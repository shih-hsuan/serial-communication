==> flow/design.v <==
module Low_Pass_Filter_4ENC
(
	output logic sig_filter,	
	input signal,	
	input [13:0] r_LPF_threshold_enc,   
	input clk, 
	input reset
);
	parameter N = 13 ;		
	logic [N-1 : 0] counter;							 
	logic reset_counter;							
	logic LPF_threshold;
	logic [4:0] q;
	always @(posedge clk)
		begin
			if(reset)
				begin
					q 				<= 5'b0;
					sig_filter 		<= signal;
					reset_counter 	<= 0;
					LPF_threshold 	<= 0;
				end
			else 
				begin
					q[4:0] 				<= {q[3:0], signal};
					if (LPF_threshold) 	sig_filter <= q[4];
					reset_counter 		<= q[1]^q[0];
					LPF_threshold 		<= (counter[N-1: 0] >= r_LPF_threshold_enc);
				end
		end
	always @(posedge clk)
		begin
			if(reset | reset_counter)
				counter <= 0;
			else 
				if (~counter[N-1]) counter <= counter + 1;
		end
endmodule
`timescale 1ns/100ps
module rs232(
	input logic clk,
	input logic rst,
	input logic[13:0] r_LPF_threshold,
	input logic rx,
	output logic tx,
	output logic[7:0] rx_data
);
	logic rx_finish;
	typedef enum{START, RX_START, NUM_BITS, RECEIVE, COMPLETE, RW_REG_F, TX_REQ_1, TX_ACK_1, TX_REQ_2, TX_ACK_2, TX_REQ_3, TX_ACK_3, TX_REQ_4, TX_ACK_4} state_t;
	state_t ps, ns;
	always_ff @(posedge clk) begin
		if(rst)
			ps <= START;
		else	
			ps <= ns;
	end
	logic rx_filter;
	Low_Pass_Filter_4ENC Low_Pass_Filter_4ENC_1(
		.clk(clk),
		.reset(rst),
		.signal(rx),
		.r_LPF_threshold_enc(r_LPF_threshold),  
		.sig_filter(rx_filter)  
	);
	logic s_signal, d_signal, rx_neg;
	always_ff @(posedge clk) begin
		if(rst) begin
			s_signal <= 1'b1;
			d_signal <= 1'b1;
			rx_neg <= 1'b0;
		end
		else begin
			{d_signal, s_signal} <= {s_signal, rx_filter};
			rx_neg <= ~s_signal & d_signal;
		end
	end
	logic rst_bit_cnt, bit_flag;
	logic[5:0] bit_cnt;
	always_ff @(posedge clk) begin
		if(rst | rst_bit_cnt)
			bit_cnt <= 0;
		else if(bit_flag)
			bit_cnt <= bit_cnt + 1;
	end
	logic[15:0] baud_cnt;
	logic BAUD_CNT_MAX, BAUD_CNT_MAX_HALF;
	assign BAUD_CNT_MAX = baud_cnt >= 16'b0000010100010110;  
	assign BAUD_CNT_MAX_HALF = baud_cnt == 16'b0000001010001011;  
	logic rst_baud_cnt;
	always_ff @(posedge clk) begin
		if(rst | rst_baud_cnt)
			baud_cnt <= 0;
		else	
			baud_cnt <= baud_cnt + 1;
	end
	always_ff @(posedge clk) begin
		if(rst)
			rx_data <= 0;
		else if(bit_flag) begin  
			rx_data <= {rx, rx_data[7:1]}; 
		end
	end
	logic rst_chk_sum_temp, add_chk_sum, load_chk_sum;
	logic[7:0] chk_sum_temp;
	logic[7:0] chk_sum;
	always_ff @(posedge clk) begin
		if(rst | rst_chk_sum_temp)
			chk_sum_temp <= 0;
		else if(add_chk_sum)  
			chk_sum_temp <= chk_sum_temp + rx_data;
	end
	logic rst_pkg_cnt, pkg_ready;
	logic[2:0] pkg_cnt;
	always_ff @(posedge clk) begin
		if(rst | rst_pkg_cnt)
			pkg_cnt <= 3'b000;
		else if(rx_finish)
			pkg_cnt <= pkg_cnt + 1;
	end
	logic[7:0] head;
	logic[7:0] addr1;
	logic[7:0] addr2;
	logic[7:0] data1;
	logic[7:0] data2;
	logic[7:0] r_w;
	logic[7:0] tail;
	always_ff @(posedge clk) begin
		if(rst) begin
			head <= 0;
			addr1 <= 0;
			addr2 <= 0;
			data1 <= 0;
			data2 <= 0;
			r_w <= 0;
			chk_sum <= 0;
			tail <= 0;
		end
		else if(rx_finish) begin
			tail <= rx_data;
			if(pkg_ready == 0)
				chk_sum <= tail;
			else if(load_chk_sum)
				chk_sum <= chk_sum_temp;
			r_w <= chk_sum;
			data2 <= r_w;
			data1 <= data2;
			addr2 <= data1;
			addr1 <= addr2;
			head <= addr1;
		end
	end
	logic write;
	logic[7:0] addr, data, data_r;
	logic[7:0] reg_file [255:0];
	assign addr = {addr1[3:0], addr2[3:0]};  
	assign data = {data1[3:0], data2[3:0]};  
	always_ff @(posedge clk) begin
		if(write)
			reg_file[addr] <= data;
	end
	assign data_r = reg_file[addr];
	logic rst_tx_idx, inc_tx_idx;
	logic[1:0] tx_idx;
	logic[7:0] tx_data;
	logic[7:0] tx_data_temp [3:0];
	assign tx_data_temp[0] = 8'h02;
	assign tx_data_temp[1] = {4'h3, data_r[7:4]};
	assign tx_data_temp[2] = {4'h3, data_r[3:0]};
	assign tx_data_temp[3] = 8'h03;
	always_ff @(posedge clk) begin
		if(rst | rst_tx_idx) begin
			tx_data <= 0;
			tx_idx <= 0;
		end
		else if(inc_tx_idx) begin
			tx_idx <= tx_idx + 1;
			tx_data <= tx_data_temp[tx_idx];
		end
	end
	logic tx_ack, tx_req;
	rs232_tx rs232_tx_u1(
		.clk(clk),
		.rst(rst),
		.tx_req(tx_req),  
		.tx_data(tx_data),  
		.tx_ack(tx_ack),  
		.tx(tx)   
	);
	always_comb begin
		rst_baud_cnt = 0;
		rst_bit_cnt = 0;
		bit_flag = 0;
		rx_finish = 0;
		rst_pkg_cnt = 0;
		pkg_ready = 0;
		write = 0;
		rst_tx_idx = 0;
		inc_tx_idx = 0;
		tx_req = 0;
		rst_chk_sum_temp = 0;
		add_chk_sum = 0;
		load_chk_sum = 0;
		ns = ps;
		case(ps)
			START: 
				begin
					rst_tx_idx = 1;
					rst_chk_sum_temp = 1;
					ns = RX_START;
				end
			RX_START:  
				begin
					if(rx_neg)
						ns = NUM_BITS;
				end
			NUM_BITS:
				begin
					rst_baud_cnt = 1;
					if(bit_cnt > 8)  
						ns = COMPLETE;
					else
						ns = RECEIVE;
				end
			RECEIVE:
				begin  
					if(BAUD_CNT_MAX_HALF)
						bit_flag = 1;
					if(BAUD_CNT_MAX)
						ns = NUM_BITS;
				end
			COMPLETE:
				begin
					rst_bit_cnt = 1;
					rx_finish = 1;
					if(pkg_cnt == 7) begin
						load_chk_sum = 1;
						rst_pkg_cnt = 1;
						pkg_ready = 1;
						rst_chk_sum_temp = 1;
						ns = RW_REG_F;
					end
					if(pkg_cnt < 6) begin
						add_chk_sum = 1;
						ns = RX_START;
					end
					if(pkg_cnt == 6) begin
						ns = RX_START;
					end
				end
			RW_REG_F:
				begin
					if(r_w[0] == 1) begin
						write = 1;  
						ns = RX_START;
					end
					else 
						ns = TX_REQ_1;
				end
			TX_REQ_1:
				begin  
					tx_req = 1;
					inc_tx_idx = 1;
					ns = TX_ACK_1;
				end
			TX_ACK_1:
				begin  
					if(tx_ack == 1)
						ns = TX_REQ_2;
				end
			TX_REQ_2:
				begin
					tx_req = 1;
					inc_tx_idx = 1;
					ns = TX_ACK_2;
				end
			TX_ACK_2:
				begin
					if(tx_ack == 1)
						ns = TX_REQ_3;
				end
			TX_REQ_3:
				begin
					tx_req = 1;
					inc_tx_idx = 1;
					ns = TX_ACK_3;
				end
			TX_ACK_3:
				begin
					if(tx_ack == 1)
						ns = TX_REQ_4;
				end
			TX_REQ_4:
				begin
					tx_req = 1;
					inc_tx_idx = 1;
					ns = TX_ACK_4;
				end
			TX_ACK_4:
				begin
					if(tx_ack == 1)
						ns = START;
				end
		endcase
	end
endmodule
`timescale 1ns/100ps
module rs232_tx(
	input logic clk,
	input logic rst,
	input logic tx_req,  
	input logic[7:0] tx_data,  
	output logic tx_ack,  
	output logic tx   
);
	logic bdcnt_rst, load_tx_data, shift_enable, bit_rst;
	logic[4:0] bit_cnt;
	logic[9:0] shift_reg;
	logic[11:0] baud_cnt, BAUD_CNT_MAX;
	typedef enum{IDLE, CHK_REQ, LD_TX_DATA, CHK_BIT_CNT, TRANS, COMP} state_t;
	state_t ps, ns;
	assign BAUD_CNT_MAX = 11'b10100010110;
	always_ff @(posedge clk) begin
		if(rst | bdcnt_rst)
			baud_cnt <= #1 12'b000000000000;
		else 
			baud_cnt <= #1 baud_cnt + 1;
	end
	always_ff @(posedge clk) begin
		if(rst | bit_rst)
			bit_cnt <= #1 5'b00000;
		else if(shift_enable)
			bit_cnt <= #1 bit_cnt + 1;
	end
	always_ff @(posedge clk) begin
		if(rst) begin
			tx <= 1'b1;
			shift_reg <= #1 10'b0000000000;
		end
		else if(load_tx_data)  
			shift_reg <= #1 {1'b1, tx_data[7:0], 1'b0};
		else if(shift_enable) 
			{shift_reg, tx} <= #1 {1'b1, shift_reg};
	end
	always_ff @(posedge clk) begin
		if(rst)
			ps <= IDLE;
		else
			ps <= ns;
	end
	always_comb begin
		bdcnt_rst = 0;
		load_tx_data = 0;
		shift_enable = 0;
		bit_rst = 0;
		tx_ack = 0;
		ns = ps;
		case(ps)
			IDLE:
				begin
					ns = CHK_REQ;
				end
			CHK_REQ:
				begin
					if(tx_req)
						ns = LD_TX_DATA;
				end
			LD_TX_DATA:
				begin  
					load_tx_data = 1;
					ns = CHK_BIT_CNT;
				end
			CHK_BIT_CNT:
				begin  
					if(bit_cnt == 10) begin
						bit_rst = 1;
						ns = COMP;
					end
					else	
						ns = TRANS;
				end
			TRANS:
				begin  
					if(baud_cnt >= BAUD_CNT_MAX) begin
						bdcnt_rst = 1;
						shift_enable = 1;
						ns = CHK_BIT_CNT;
					end
				end
			COMP:
				begin  
					if(tx_req == 0)	begin
						tx_ack = 1;
						ns = CHK_REQ;
					end
				end
		endcase
	end
endmodule
; ---- From RTL to reports: rs232
; What the tools print for rs232, step after step.
; Line numbers count from 1 in the design file above.
; Cell names lack the library's common part.
; Not given: n/a
[design]
top = rs232
clk_port = clk
lib = sky130hd
lib_corner = tt_025C_1v80

; ---- Word level
; Source: Yosys, flattened and elaborated. Widths are those after wreduce. Print and check cells do not count.
; Yosys's memory passes give these memory sizes; they may raise the number of words (mostly to a power of two), join words into wider ones and drop unused or constant bits.
[word_totals]
memories = 1
in_bits = 17
register_bits = 195
ram_bits = 2048
out_inout_bits = 9
clocked_rd_ports_x_width = 8
[classes]
add_sub_neg = 8
reduce_and_logical = 12
n_logic = 12
cmp = 5
muxes = 49
eq_ne = 35
[mem_list]
columns = name, words, width, rd, wr, line
row1 = reg_file, 256, 8, 1, 1, 154  ; logic[7:0] reg_file [255:0];
[ops]
columns = operator, n
row1 = case mux 32 bit (select 14 bit), 1
row2 = 2-to-1 mux 32 bit, 12
row3 = equality test 32 x 3 -> 1 bit with constant B, 6
row4 = equality test 32 x 4 -> 1 bit with constant B, 6
row5 = case mux 32 bit (select 6 bit), 1
row6 = equality test 32 x 2 -> 1 bit with constant B, 4
row7 = equality test 32 x 1 -> 1 bit with constant B, 2
row8 = zero test 32 bit, 2
row9 = case mux 8 bit (select 4 bit), 1
row10 = 2-to-1 mux 8 bit, 4
row11 = 2-to-1 mux 1 bit, 23
row12 = 2-to-1 mux 10 bit, 2
row13 = adder 16 x 1 -> 16 bit with constant B, 1
row14 = equality test 16 x 10 -> 1 bit with constant B, 1
row15 = >= comparator 16 x 11 -> 1 bit with constant B, 1
row16 = >= comparator 13 x 14 -> 1 bit, 1
row17 = nonzero test 14 bit, 1
row18 = adder 13 x 1 -> 13 bit with constant B, 1
row19 = 2-to-1 mux 13 bit, 1
row20 = adder 12 x 1 -> 12 bit with constant B, 1
row21 = >= comparator 12 x 11 -> 1 bit with constant B, 1
row22 = inequality test 2 x 1 -> 1 bit with constant B, 6
row23 = OR 1 bit, 8
row24 = adder 8 bit, 1
row25 = AND reduction 8 bit, 1
row26 = inequality test 2 bit with constant B, 3
row27 = equality test 3 bit with constant B, 2
row28 = adder 6 x 1 -> 6 bit with constant B, 1
; Not listed: further kinds 22, cells in them 26.

; ---- Longest topological paths
; Yosys ltp: most cells in a row. Word level: on the elaborated netlist, between registers, memories and ports. Mapped: between sequential cells and ports; inverters and the memories' decode and read muxes count.
[depth]
depth_word = 7
ABC_AREA = 0
ltp_mapped = 15

; ---- Mapped cells and area
; Yosys stat after the flow's synthesis: flattened, memories mapped to cells. It holds for the ABC_AREA given above (unset counts as 0); a run with the other value may have another netlist.
; Totals and module areas in this step are rounded.
[by_type]
columns = type, n, area_total_um2
row1 = edfxtp_1, 2049, 6.15E+04
row2 = mux4_2, 488, 1.1E+04
row3 = dfxtp_1, 150, 3002.88
row4 = mux2i_1, 163, 1.63E+03
row5 = nor2_1, 414, 1553.99
row6 = nand2_1, 149, 559.286
row7 = clkbuf_1, 115, 431.664
row8 = ha_1, 32, 400.384
row9 = a22oi_1, 53, 397.882
row10 = a21oi_1, 77, 385.37
row11 = nand3_1, 73, 365.35
row12 = buf_2, 66, 330.317
row13 = o22ai_1, 46, 287.776
row14 = buf_4, 35, 262.752
row15 = nor2b_1, 41, 256.496
row16 = nor3_1, 45, 225.216
row17 = a211oi_1, 28, 210.202
row18 = xor2_1, 24, 210.202
; Other cell types: 52; their cells: 391.
[mapped]
cells = 4439
mapped_area_um2 = 85840
ffs = 2199
; By module: a second synthesis without flattening, with its own total; a netlist apart from the flattened one above.
[unflattened]
hier_cells = 4492
hier_area_um2 = 87430
; Rows give one instance, submodules left out.
[modules]
columns = module, n_inst, n_cells, mod_area_um2
row1 = rs232, 1, 4189, 84680
row2 = rs232_tx, 1, 174, 1587
row3 = Low_Pass_Filter_4ENC, 1, 129, 1164

; ---- Path before layout
; OpenSTA on the mapped netlist: ideal clock, no wires. The path of least setup slack (recovery checks aside). Input and output delay are each 20% of the period. Register names are those of the netlist, which keeps one name where synthesis merged equal registers.
[synth_path]
path_type = register to register
from = register data2[0]
to = memory reg_file[0][0]
launch_ns = 0.000
t_arrival_ns = 3.412
clock_period_ns = 4.58
required_ns = 3.721
path_buffers = 0
path_delay_ns = 4.271
stages = 1
path_slack_ns = 0.309
synth_period_reached_ns = 4.271
; "path_delay_ns" is the arrival time less input delay plus setup time.
; "stages": output pins that drive a net of the path, with the launching flip-flop's if there is one; two outputs of one cell count as two.
; "synth_period_reached_ns" = period - worst setup slack (recovery checks aside). The figure is calculated, with input and output delays left at 20% of the set period.
; The rows between start and end are the longest chain of elaborated cells between them; the timing report does not say that the signal goes this way. Where chains are equally long, one stands for them.
; Each line given opens the expression or statement behind the cell; cells for indexed reads and writes are added by Yosys, which also makes memories of some case tables.
[synth_via]
path_cell_list = dfxtp_1
elab_chain_cells = 1
cells_between = 1
cone_classes = 1 x mux
[synth_lines]
columns = item, line
row1 = start: assignment, 133  ; data2 <= 0;
row2 = start: assignment, 145  ; data2 <= r_w;
row3 = 2-to-1 mux 8 bit, 158  ; if(write)
row4 = end: declaration, 154  ; logic[7:0] reg_file [255:0];

; ---- Timing after layout
; Path of least setup slack in the final report of entry A (OpenROAD, finished layout, wires in). Where an end is a register, its clock arrival counts in the times.
[layout_path]
path_type = register to register
from = register (no name shown)
to = register tx_data[3]
path_buffers = 2
launch_ns = 0.89
clock_period_ns = 5.61
stages = 11
required_ns = 6.38
path_slack_ns = 1.37
t_arrival_ns = 5.01
[layout_via]
path_cell_list = dfxtp_4 > buf_12 > buf_4 > mux4_2 > nor2b_1 > a211oi_1 > a211oi_1 > nor3_1 > a31oi_1 > o311ai_1 > o211ai_1
[layout_lines]
columns = item, line
row1 = end: assignment, 172  ; tx_data <= 0;
row2 = end: assignment, 177  ; tx_data <= tx_data_temp[tx_idx];
row3 = end: declaration, 164  ; logic[7:0] tx_data;
; Chain of elaborated cells between the ends: none given.

; Record of 2 stored runs of the RTL-to-layout flow on rs232, platform sky130hd. The runs are unordered. Constraints: input delay and output delay 20% of the set period each, output load 0.01 pF.
; "achieved_period_ns": clock period set for the run, less the worst setup slack. It is reckoned from that one timing run; input and output delays stay at 20% of the period that was set.
; By "worstPathTime_ns" is meant the share of the clock period that the worst setup path is allowed (20% is reserved at inputs, 20% at outputs), minus its slack. Clock arrival times at its registers enter into it.
; "final_power_uw": no workload was simulated; the value follows from the tool's default switching activity.
; Results are given in rounded form.

[entry A: settings]
period_ns = 5.61
CORE_UTILIZATION = 24
PLACE_DENSITY_LB_ADDON = 0.28
ABC_AREA = 0
GPL_ROUTABILITY_DRIVEN = 0
CTS_CLUSTER_DIAMETER = 52
CAP_MARGIN = 40
SLEW_MARGIN = 0
CORE_MARGIN = 2
[entry A: results]
final_power_uw = 33460
timing.setup.tns_ns = 0.000
timing.setup.ws_ns = 1.373
worstPathTime_ns = 4.24
worst_setup_path_type = register to register
finish.utilization_pct = 28.5
post_route_stdcell_area_um2 = 101500
timing.hold.ws_ns = 0.432
yosys.chip_area_um2 = 85840
achieved_period_ns = 4.237
total_die_area_um2 = 362500

[entry B: settings]
period_ns = 4.18
CORE_UTILIZATION = 27
SETUP_SLACK_MARGIN = -0.19
PLACE_DENSITY_LB_ADDON = 0.03
CORE_ASPECT_RATIO = 0.61
CELL_PAD_IN_SITES_GLOBAL_PLACEMENT = 2
CELL_PAD_IN_SITES_DETAIL_PLACEMENT = 0
GPL_ROUTABILITY_DRIVEN = 1
CAP_MARGIN = 5
MAX_ROUTING_LAYER = met5
CORE_MARGIN = 2
SLEW_MARGIN = 20
[entry B: results]
timing.hold.ws_ns = 0.410
worstPathTime_ns = 4.13
worst_setup_path_type = register to register
achieved_period_ns = 4.134
yosys.chip_area_um2 = 85840
finish.utilization_pct = 32.3
timing.setup.tns_ns = 0.000
timing.setup.ws_ns = 0.046
post_route_stdcell_area_um2 = 102100
final_power_uw = 43900
total_die_area_um2 = 322600
