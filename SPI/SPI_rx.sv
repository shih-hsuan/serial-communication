==> flow/design.v <==
`timescale 1ns/1ps
module SPI_rx(
	input logic clk,  
	input logic sclk,  
	input logic rst,
	input logic ssn,  
	input logic mosi,  
	output logic[7:0] address,
	output logic[15:0] data,
	output logic[15:0] read_data,
	output logic read_en,
	output logic write_en,
	output logic tx_req
);
	logic rx_finish;
	typedef enum{INIT, START_SPI_RX, RECEIVE_ADDRESS, DUMMY, CHECK_COMMAND, RECEIVE_DATA, TX_REQ, FINISH, WRITE} state_t;
	state_t ps, ns;
	logic ssn_negedge;
	negedge_detector negedge_detector_u1(
		.clk(clk),
		.rst(rst),
		.enc_filter(ssn),
		.enc_neg(ssn_negedge)
	);
	logic sclk_posedge;
	posedge_detector posedge_detector_u1(
		.clk(clk),
		.rst(rst),
		.enc_filter(sclk),
		.enc_pos(sclk_posedge)
	);
	always_ff @(posedge clk) begin
		if(rst)
			ps <= INIT;
		else
			ps <= ns;
	end
	logic receive_data_counter_reset;
	logic[31:0] receive_data_counter;
	always_ff @(posedge clk) begin
		if(rst | receive_data_counter_reset)
			receive_data_counter <= 32'h00000000;
		else if(sclk_posedge)
			receive_data_counter <= receive_data_counter + 1;
	end
	logic[15:0] shift_data;
	always_ff @(posedge clk) begin 
		if(rst)
			shift_data <= 16'h0000;
		else if(sclk_posedge)  
			shift_data <= {shift_data[14:0], mosi};
	end
	logic command;
	logic load_address, load_data, load_command;
	always_ff @(posedge clk) begin
		if(rst) begin
			address <= 8'h00;
			data <= 16'h0000;
			command <= 1'b0;
		end
		else if(load_address)
			address <= shift_data[7:0];
		else if(load_data)
			data <= shift_data;
		else if(load_command)
			command <= shift_data[7];
	end
	logic[15:0] reg_file [255:0];
	always_ff @(posedge clk) begin
		if(write_en)
			reg_file[address] <= data;
		else 
			read_data <= reg_file[address];
	end
	always_comb begin
		receive_data_counter_reset = 0;
		load_address = 0;
		load_command = 0;
		load_data = 0;
		write_en = 0;
		read_en = 0;
		tx_req = 0;
		rx_finish = 0;
		ns = ps;
		case(ps)
			INIT: 
				begin
					receive_data_counter_reset = 1;
					ns = START_SPI_RX;
				end
			START_SPI_RX:
				begin
					if(ssn_negedge) begin 
						receive_data_counter_reset = 1;
						ns = RECEIVE_ADDRESS;
					end
				end
			RECEIVE_ADDRESS:
				begin
					if(receive_data_counter >= 8) begin
						load_address = 1;
						ns = DUMMY;
					end
				end
			DUMMY:
				begin
					if(receive_data_counter >= 16) begin
						load_command = 1;
						receive_data_counter_reset = 1;
						ns = CHECK_COMMAND;
					end
				end
			CHECK_COMMAND:
				begin
					if(command == 0) begin
						ns = RECEIVE_DATA;
					end
					else if(command == 1) begin
						ns = TX_REQ;
					end
				end
			RECEIVE_DATA:
				begin
					if(receive_data_counter >= 16) begin
						load_data = 1;
						receive_data_counter_reset = 1;
						ns = WRITE;
					end
				end
			WRITE:
				begin
					write_en = 1;
					ns = FINISH;
				end
			TX_REQ: 
				begin
					tx_req = 1;
					ns = FINISH;
				end
			FINISH:
				begin
					rx_finish = 1;
					ns = INIT;
				end
		endcase
	end
endmodule
`timescale 1ns/1ps
module negedge_detector(
	input logic clk,
	input logic rst,
	input logic enc_filter,
	output logic enc_neg
);
	logic s_signal, d_signal;
	always_ff @(posedge clk) begin
		if(rst) begin
			s_signal <= 1'b1;
			d_signal <= 1'b1;
			enc_neg <= 1'b0;
		end
		else begin
			{d_signal, s_signal} <= {s_signal, enc_filter};
			enc_neg <= ~s_signal & d_signal;
		end
	end
endmodule
`timescale 1ns/1ps
module posedge_detector(
	input logic clk,
	input logic rst,
	input logic enc_filter,
	output logic enc_pos
);
	logic s_signal, d_signal;
	always_ff @(posedge clk) begin
		if(rst) begin
			s_signal <= 1'b1;
			d_signal <= 1'b1;
			enc_pos <= 1'b0;
		end
		else begin
			{d_signal, s_signal} <= {s_signal, enc_filter};
			enc_pos <= s_signal & ~d_signal;
		end
	end
endmodule
# == Tool chain data of SPI_rx ==
# What the tools print for SPI_rx, step after step.
# Line numbers count from 1 in the design file above.
# Operators: Yosys type, input widths -> output width; for muxes data width and select width s.
# Cell names lack the library's common part.
# A cell with n/a has no value.
# setup
design,SPI_rx
clk_port,clk
cell_library,sky130hd
lib_corner,tt_025C_1v80

# == Elaborated design ==
# Yosys after proc, flatten, opt, wreduce and memory -nomap, before mapping. Memory bits, and registers merged into a memory's read port (data or address), are not among the register bits. Print and check cells are not counted. Equal cells are merged and count once.
# Yosys's memory passes give these memory sizes; they may raise the number of words (mostly to a power of two), join words into wider ones and drop unused or constant bits.
# op_classes
addsub,1
compare,2
n_reduce_logical,8
muxes,18
equal,12
logic,7
# op_table
op,n
$pmux 32 s8,1
$eq 32x3->1 const B,4
$mux 32,4
$eq 32x2->1 const B,2
$add 32x1->32 const B,1
$eq 32x1->1 const B,1
$ge 32x4->1 const B,1
$eq 32x4->1 const B,1
$ge 32x5->1 const B,1
$logic_not 32->1,1
$mux 16,1
$mux 1,9
$reduce_bool 8->1,1
$mux 8,1
$ne 2x2->1 const B,3
$reduce_and 5->1,1
$not 1->1,4
$reduce_or 2->1,2
$reduce_and 3->1,1
$pmux 1 s3,1
$and 1x1->1,2
$ne 2x1->1 const B,1
$reduce_and 2->1,1
$mux 2,1
$or 1x1->1,1
$logic_not 1->1,1
# word_totals
in_bits,5
clocked_rd_ports_x_width,16
regBits,111
n_memories,1
mem_bits_rw,4096
elab_cells,61
output_inout_bits,43
# mem_list
name,words,width,rd,wr,line_no,text
reg_file,256,16,1,1,68,logic[15:0] reg_file [255:0];

# == Logic depth ==
# Depth = most cells in a row (Yosys ltp): at word level without a register or memory, in the mapped netlist without a sequential cell, where the memories' decode and read muxes count.
# depth
word_depth,5
abc_area,1
mapped_depth,17
depth_no_buf,13

# == Mapped cells and area ==
# Source: synth_stat.txt of the flow (Yosys; design flattened, memories mapped). It holds for the ABC_AREA given above (unset counts as 0); a run with the other value may have another netlist.
# synth_totals
seq_area_um2,125240.1
synth_area_um2,171748.5
cell_count,16133
buf_cells,825
flip_flops,4200
# by_type
type,n,area_total_um2
edfxtp_1,4112,1.23E+05
nand2_1,9554,3.59E+04
nor2_1,537,2.02E+03
nand3_1,393,1.97E+03
dfxtp_1,88,1761.69
buf_2,337,1.69E+03
clkbuf_1,403,1.51E+03
o21ai_1,273,1366.31
a21oi_1,99,495.475
o21ai_0,93,465.446
inv_1,94,352.838
buf_1,81,304.042
xor2_1,17,148.893
nand4_1,11,68.816
nor3_1,11,55.053
or2_2,5,31.28
buf_4,4,30.029
xnor2_1,3,26.275
# Not listed: further types 10, cells in them 18.

# == Path before layout ==
# Path of least setup slack by OpenSTA after synthesis, without wires, with an ideal clock, recovery checks aside; 20% of the period is set as input and as output delay. Where synthesis merged equal registers, the netlist keeps one of their names.
# synth_path
kind,register to output
startpoint,reg data[0]
endpoint,out data[0]
t_required_ns,3.600
path_delay_ns,3.462
driving_pins,1
out_delay_ns,0.900
clock_period_ns,4.5
t_first_pin_ns,0.000
arrival_ns,3.462
setup_slack_ns,0.138
path_buffers,0
period_less_setup_slack_ns,4.362
# "path_delay_ns" is the arrival time less input delay plus setup time.
# A path that ends at an output port has no setup time.
# "driving_pins" counts driving pins, that of a launching flip-flop among them; a cell with two outputs on the path counts twice.
# "period_less_setup_slack_ns" = period - worst setup slack (recovery checks aside). The figure is calculated, with input and output delays left at 20% of the set period.
# synth_between
path_cell_list,dfxtp_1
elab_chain_cells,0
cells_between,0
lines_between,0
# synth_lines
item,line_no,text
"start, declared",9,"output logic[15:0] data,"
"start, assigned",58,data <= 16'h0000;
"start, assigned",64,data <= shift_data;
"end, declared",9,

# == Path in the finished layout ==
# Path of least setup slack in the final report of entry A (OpenROAD, finished layout, wires in). Where an end is a register, its clock arrival counts in the times.
# layout_path
kind,register to register
startpoint,reg address[0]
endpoint,reg read_data[11]
path_buffers,4
t_required_ns,6.14
arrival_ns,4.99
t_first_pin_ns,1.03
driving_pins,18
clock_period_ns,5.44
setup_slack_ns,1.15
setup_ns,0.31
# layout_between
path_cell_list,dfxtp_1 > buf_6 > inv_2 > buf_4 > buf_4 > buf_2 > nand2_1 > nand2_1 > nand2_1 > nand2_1 > nand2_1 > nand2_1 > o21ai_1 > nand2_1 > nor2_1 > nor2_1 > nor2_2 > nand2_2
# layout_lines
item,line_no,text
"start, declared",8,"output logic[7:0] address,"
"start, assigned",57,address <= 8'h00;
"start, assigned",62,address <= shift_data[7:0];
"end, declared",10,"output logic[15:0] read_data,"
# No chain of elaborated cells between the ends is given.

Subject: flow runs of SPI_rx

Hi,

Below are 2 stored runs of the flow (Yosys, OpenROAD; platform sky130hd) on SPI_rx, each with its settings and what was measured, unordered. Constraints: input delay and output delay 20% of the set period each, output load 0.01 pF.
"period_reached_ns" means the clock period less the worst setup slack. The figure is calculated, with input and output delays left at 20% of the set period.
"worst_setup_path_time_ns" = time allowed to the worst setup path (clock period - input delay - output delay, where it has them) - its slack; a late launch clock adds to it, a late capture clock takes from it.
"power_uw": no workload was simulated; the value follows from the tool's default switching activity.

Entry A, flow files:
==> flow/run.sh <==
#!/bin/bash
# the make line also repeats the synthesis and layout settings of config.mk as NAME=value (left out here)
make -C /OpenROAD-flow-scripts/flow DESIGN_CONFIG=/design/flow/config.mk WORK_HOME=/design/flow/orfs CLKGATE_MAP_FILE= finish
==> flow/config.mk <==
export PLATFORM = sky130hd
export DESIGN_NAME = SPI_rx
export DESIGN_NICKNAME = SPI_rx
export VERILOG_FILES = /design/flow/design.v
export SDC_FILE = /design/flow/constraint.sdc
export NUM_CORES = 4
export LEC_CHECK = 0
export ABC_AREA = 1
export CAP_MARGIN = 20
export CORE_MARGIN = 2
export CORE_UTILIZATION = 28
export GPL_TIMING_DRIVEN = 0
export MAX_ROUTING_LAYER = met5
export SETUP_SLACK_MARGIN = 1.37
export SLEW_MARGIN = 40
==> flow/constraint.sdc <==
create_clock -name core_clock -period 5.44 [get_ports {clk}]
set_input_delay 1.0880 -clock core_clock [delete_from_list [all_inputs] [get_ports {clk}]]
set_output_delay 1.0880 -clock core_clock [all_outputs]
set_load 0.01 [all_outputs]

==> results of entry A, as CSV <==
result,value
die_um2,619668.0
finalCellArea_um2,204137.0
worst_setup_path_time_ns,4.29
critical_path_kind,"register to register"
timing.hold.ws_ns,0.397
ys_area_um2,171748.5
setup_ws_ns,1.151
power_uw,63830
fin_util_pct,33.4
fin_tns_ns,0.000
period_reached_ns,4.289

Entry B, flow files:
==> flow/run.sh <==
#!/bin/bash
# the make line also repeats the synthesis and layout settings of config.mk as NAME=value (left out here)
make -C /OpenROAD-flow-scripts/flow DESIGN_CONFIG=/design/flow/config.mk WORK_HOME=/design/flow/orfs CLKGATE_MAP_FILE= finish
==> flow/config.mk <==
export PLATFORM = sky130hd
export DESIGN_NAME = SPI_rx
export DESIGN_NICKNAME = SPI_rx
export VERILOG_FILES = /design/flow/design.v
export SDC_FILE = /design/flow/constraint.sdc
export NUM_CORES = 4
export LEC_CHECK = 0
export CAP_MARGIN = 30
export CELL_PAD_IN_SITES_DETAIL_PLACEMENT = 1
export CELL_PAD_IN_SITES_GLOBAL_PLACEMENT = 2
export CORE_MARGIN = 2
export CORE_UTILIZATION = 33
export CTS_CLUSTER_SIZE = 63
export GPL_TIMING_DRIVEN = 1
export PLACE_DENSITY_LB_ADDON = 0.06
export SETUP_SLACK_MARGIN = 1.61
export SLEW_MARGIN = 0
export TNS_END_PERCENT = 30
==> flow/constraint.sdc <==
create_clock -name core_clock -period 5.86 [get_ports {clk}]
set_input_delay 1.1720 -clock core_clock [delete_from_list [all_inputs] [get_ports {clk}]]
set_output_delay 1.1720 -clock core_clock [all_outputs]
set_load 0.01 [all_outputs]

==> results of entry B, as CSV <==
result,value
fin_tns_ns,0.000
fin_util_pct,39.0
timing.hold.ws_ns,0.402
power_uw,61008
setup_ws_ns,1.765
finalCellArea_um2,186683.0
worst_setup_path_time_ns,4.10
critical_path_kind,"register to register"
ys_area_um2,158936.2
die_um2,487190.0
period_reached_ns,4.095

Regards
