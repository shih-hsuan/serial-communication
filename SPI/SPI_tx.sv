==> flow/design.v <==
module SPI_tx(
	input logic clk,  
	input logic sclk,  
	input logic rst,
	input logic tx_req,
	input logic[15:0] data,
	output logic miso
);
	typedef enum{INIT, START_SPI_TX, SEND_DATA, FINISH} state_t;
	state_t ps, ns;
	logic sclk_negedge;
	negedge_detector negedge_detector_u2(
		.clk(clk),
		.rst(rst),
		.enc_filter(sclk),
		.enc_neg(sclk_negedge)
	);
	logic send_data_counter_reset;
	logic[31:0] send_data_counter;
	always_ff @(posedge clk) begin
		if(rst | send_data_counter_reset)
			send_data_counter <= 32'h00000000;
		else if(sclk_negedge)
			send_data_counter <= send_data_counter + 1;
	end
	always_ff @(posedge clk) begin
		if(rst)
			ps <= INIT;
		else
			ps <= ns;
	end
	logic load_shift_data;
	logic[15:0] shift_data;
	always_ff @(posedge clk) begin
		if(rst)
			shift_data <= 16'h0000;
		else if(load_shift_data)
			shift_data <= data;
		else if(sclk_negedge)
			{miso, shift_data[15:1]} <= shift_data;
	end
	always_comb begin 
		send_data_counter_reset = 0;	
		load_shift_data = 0;
		ns = ps;
		case(ps)
			INIT:
				begin
					send_data_counter_reset = 1;
					ns = START_SPI_TX;
				end
			START_SPI_TX:
				begin  
					if(tx_req == 1) begin
						load_shift_data = 1;
						ns = SEND_DATA;
					end
				end
			SEND_DATA:
				begin  
					if(send_data_counter >= 16) begin
						send_data_counter_reset = 1;
						ns = FINISH;
					end
				end
			FINISH:
				begin
					ns = INIT;
				end
		endcase
	end
endmodule
`timescale 1ns/1ps
module negedge_detector(
	input logic clk,
	input logic rst,
	input logic enc_filter,
	output logic enc_neg
);
	logic s_signal, d_signal;
	always_ff @(posedge clk) begin
		if(rst) begin
			s_signal <= 1'b1;
			d_signal <= 1'b1;
			enc_neg <= 1'b0;
		end
		else begin
			{d_signal, s_signal} <= {s_signal, enc_filter};
			enc_neg <= ~s_signal & d_signal;
		end
	end
endmodule
# Tool chain data of SPI_tx
# Tool output for the design above, in the order of the flow.
# Line numbers count from 1 in the design file above.
# Operators: Yosys type, input widths -> output width; for muxes data width and select width s.
# Cell names lack the library's common part.
# The mark - stands for no value.
[design]
design = "SPI_tx"
clk_port = "clk"
lib = "sky130hd"
lib_corner = "tt_025C_1v80"

# Word-level counts
# Counts by Yosys on the flattened word-level netlist (proc, flatten, opt, wreduce; memories kept). Register bits leave out memories and registers merged into their read ports (data or address). Print and check cells are left out. Cells with the same type and inputs are merged into one.
[bits]
register_bits = 84
output_inout_bits = 1
word_cells = 34
[op_classes]
addsub = 1
n_cmp = 1
n_eq = 5
muxes = 9
logic = 5
reduce_and_logical = 5
[op_table]
columns = ["op", "n"]
rows = [
  ["$pmux 32 s4", 1],
  ["$eq 32x2->1 const B", 2],
  ["$mux 32", 2],
  ["$add 32x1->32 const B", 1],
  ["$eq 32x1->1 const B", 1],
  ["$ge 32x5->1 const B", 1],
  ["$logic_not 32->1", 1],
  ["$mux 15", 2],
  ["$reduce_and 3->1", 2],
  ["$ne 2x2->1 const B", 2],
  ["$reduce_bool 4->1", 1],
  ["$not 1->1", 3],
  ["$mux 1", 3],
  ["$reduce_bool 2->1", 1],
  ["$pmux 1 s2", 1],
  ["$and 1x1->1", 1],
  ["$or 1x1->1", 1],
]

# Logic depth
# Yosys ltp: most cells in a row. Word level: on the elaborated netlist, between registers, memories and ports. Mapped: between sequential cells and ports; inverters and the memories' decode and read muxes count.
[depth]
word_depth = 4
abc_area = 0
ltp_mapped = 7

# Mapped cells and area
# Yosys stat after the flow's synthesis: flattened, memories mapped to cells. It holds for the ABC_AREA given above (unset counts as 0); a run with the other value may have another netlist.
# Totals and module areas in this step are rounded.
[mapped]
cell_count = 289
yosys_area_mm2 = 0.00259
sequential_area_mm2 = 0.00113
ffs = 56
n_buf = 22
[by_type]
columns = ["cell", "n"]
rows = [
  ["dfxtp_1", 55],
  ["a211oi_1", 33],
  ["mux2i_1", 16],
  ["xnor2_1", 10],
  ["nor3_1", 16],
  ["nor2_1", 21],
  ["clkbuf_1", 19],
  ["nand4_1", 11],
  ["nor4_1", 11],
  ["nand3_1", 12],
  ["or4_1", 8],
  ["o21ai_1", 11],
  ["or3_1", 8],
  ["nand2_1", 12],
  ["o31ai_1", 6],
  ["and4_1", 5],
  ["edfxtp_1", 1],
  ["xor2_1", 3],
]
# Not listed: further types 15, cells in them 31.
# By module: a second synthesis without flattening, with its own total; a netlist apart from the flattened one above.
[hier_totals]
hier_cells = 279
area_unflattened_mm2 = 0.00257
# Each row is one instance without its submodules.
[modules]
columns = ["module", "instances", "n_cells", "mod_area_mm2", "seq_area_mm2"]
rows = [
  ["SPI_tx", 1, 273, 0.00249, 0.00107],
  ["negedge_detector", 1, 6, 0.0000801, 0.0000601],
]

# Worst setup path after synthesis
# OpenSTA on the mapped netlist: ideal clock, no wires. The path of least setup slack (recovery checks aside). Input and output delay are each 20% of the period. Register names are those of the netlist, which keeps one name where synthesis merged equal registers.
[synth_timing]
kind = "register to register"
start = "register send_data_counter[0]"
end = "register send_data_counter[20]"
period_ps = 2320
setup_ps = 86
t_first_pin_ps = 0
t_arrival_ps = 2025
required_ps = 2234
setup_slack_ps = 209
delay_ps = 2111
stages = 7
path_buffers = 1
synth_period_reached_ps = 2111
# "delay_ps" is the arrival time less input delay plus setup time.
# "stages": output pins that drive a net of the path, with the launching flip-flop's if there is one; two outputs of one cell count as two.
# "synth_period_reached_ps" is the clock period less the worst setup slack; recovery checks do not enter. This is arithmetic on one report: input and output delays are still those of the set period (20% each).
# The rows between start and end are the longest chain of elaborated cells between them; the timing report does not say that the signal goes this way. Where chains are equally long, one stands for them.
# Each line given opens the expression or statement behind the cell; cells for indexed reads and writes are added by Yosys, which also makes memories of some case tables.
[synth_between]
path_cell_list = "dfxtp_1 > ha_1 > nand3_1 > or4_1 > clkbuf_1 > or3_1 > a211oi_1"
elab_chain_len = 4
cone_cells = 5
cone_lines = 4
[synth_lines]
columns = ["element", "line_no", "rtl"]
rows = [
  ["start: declaration", 19, "logic[31:0] send_data_counter;"],
  ["start: assignment", 22, "send_data_counter <= 32'h00000000;"],
  ["start: assignment", 24, "send_data_counter <= send_data_counter + 1;"],
  ["$ge 32x5->1", 61, "if(send_data_counter >= 16) begin"],
  ["$mux 1", 61, ""],
  ["$pmux 1 s2", 46, "case(ps)"],
  ["$or 1x1->1", 21, "if(rst | send_data_counter_reset)"],
  ["end: assignment", 22, ""],
  ["end: assignment", 24, ""],
  ["end: declaration", 19, ""],
]

# Path in the finished layout
# Path of least setup slack in the final report of flow run B (OpenROAD, finished layout, wires in). Where an end is a register, its clock arrival counts in the times.
# The path's times are printed in steps of 10 ps; the period is the one set.
[layout_timing]
kind = "register to register"
start = "register send_data_counter[0]"
end = "register send_data_counter[16]"
period_ps = 2540
setup_ps = 80
t_first_pin_ps = 300
t_arrival_ps = 2190
required_ps = 2760
setup_slack_ps = 560
stages = 7
path_buffers = 1
# The rows between start and end are the longest chain of elaborated cells between them; the timing report does not say that the signal goes this way. Where chains are equally long, one stands for them.
[layout_between]
path_cell_list = "dfxtp_4 > ha_4 > nand3_2 > or4_4 > buf_4 > or3_1 > a211oi_1"
elab_chain_len = 4
cone_cells = 5
cone_lines = 4
[layout_lines]
columns = ["element", "line_no", "rtl"]
rows = [
  ["start: declaration", 19, "logic[31:0] send_data_counter;"],
  ["start: assignment", 22, "send_data_counter <= 32'h00000000;"],
  ["start: assignment", 24, "send_data_counter <= send_data_counter + 1;"],
  ["$ge 32x5->1", 61, "if(send_data_counter >= 16) begin"],
  ["$mux 1", 61, ""],
  ["$pmux 1 s2", 46, "case(ps)"],
  ["$or 1x1->1", 21, "if(rst | send_data_counter_reset)"],
  ["end: assignment", 22, ""],
  ["end: assignment", 24, ""],
  ["end: declaration", 19, ""],
]

Data sheet: physical implementation of SPI_tx

Flow measurements of SPI_tx on sky130hd: 2 stored runs with different settings, listed in no order. Input and output delays are each 20% of the period that was set; the output load is 0.01 pF.
"clock_period_reached_ps" is the run's clock period less its worst setup slack. It is reckoned from that one timing run; input and output delays stay at 20% of the period that was set.
By "worst_path_allowed_less_slack_ps" is meant the share of the clock period that the worst setup path is allowed (20% is reserved at inputs, 20% at outputs), minus its slack. Clock arrival times at its registers enter into it.
"totalPower_uw" rests on the timing tool's default activity at the inputs, not on a simulated workload.
"worst_path_allowed_less_slack_ps" is given in steps of 10 ps.
Values from the reports are rounded here.

# flow run A
==> flow/run.sh <==
#!/bin/bash
# the make line also repeats the synthesis and layout settings of config.mk as NAME=value (left out here)
make -C /OpenROAD-flow-scripts/flow DESIGN_CONFIG=/design/flow/config.mk WORK_HOME=/design/flow/orfs CLKGATE_MAP_FILE= finish
==> flow/config.mk <==
export PLATFORM = sky130hd
export DESIGN_NAME = SPI_tx
export DESIGN_NICKNAME = SPI_tx
export VERILOG_FILES = /design/flow/design.v
export SDC_FILE = /design/flow/constraint.sdc
export NUM_CORES = 4
export LEC_CHECK = 0
export ABC_AREA = 1
export CAP_MARGIN = 40
export CELL_PAD_IN_SITES_DETAIL_PLACEMENT = 1
export CORE_MARGIN = 2
export CORE_UTILIZATION = 62
export GPL_ROUTABILITY_DRIVEN = 1
export SETUP_SLACK_MARGIN = 0.91
export SLEW_MARGIN = 20
export TNS_END_PERCENT = 5
==> flow/constraint.sdc <==
create_clock -name core_clock -period 3.46 [get_ports {clk}]
set_input_delay 0.6920 -clock core_clock [delete_from_list [all_inputs] [get_ports {clk}]]
set_output_delay 0.6920 -clock core_clock [all_outputs]
set_load 0.01 [all_outputs]

==> flow run A: results <==
outcome="no final report: placement broke off with DPL-0033"

# flow run B
==> flow/run.sh <==
#!/bin/bash
# the make line also repeats the synthesis and layout settings of config.mk as NAME=value (left out here)
make -C /OpenROAD-flow-scripts/flow DESIGN_CONFIG=/design/flow/config.mk WORK_HOME=/design/flow/orfs CLKGATE_MAP_FILE= finish
==> flow/config.mk <==
export PLATFORM = sky130hd
export DESIGN_NAME = SPI_tx
export DESIGN_NICKNAME = SPI_tx
export VERILOG_FILES = /design/flow/design.v
export SDC_FILE = /design/flow/constraint.sdc
export NUM_CORES = 4
export LEC_CHECK = 0
export CAP_MARGIN = 20
export CORE_MARGIN = 2
export CORE_UTILIZATION = 40
export SETUP_SLACK_MARGIN = 0.55
export SLEW_MARGIN = 20
==> flow/constraint.sdc <==
create_clock -name core_clock -period 2.54 [get_ports {clk}]
set_input_delay 0.5080 -clock core_clock [delete_from_list [all_inputs] [get_ports {clk}]]
set_output_delay 0.5080 -clock core_clock [all_outputs]
set_load 0.01 [all_outputs]

==> flow run B: results <==
yosys.chip_area_mm2=0.00259
total_die_area_mm2=0.00713
post_route_stdcell_area_mm2=0.00329
fin_util_pct=52.2
fin_ws_ps=565
total_negative_slack_ps=0
timing.hold.ws_ps=405
totalPower_uw=1500
clock_period_reached_ps=1975
worst_path_allowed_less_slack_ps=1980
worst_path_kind="register to register"
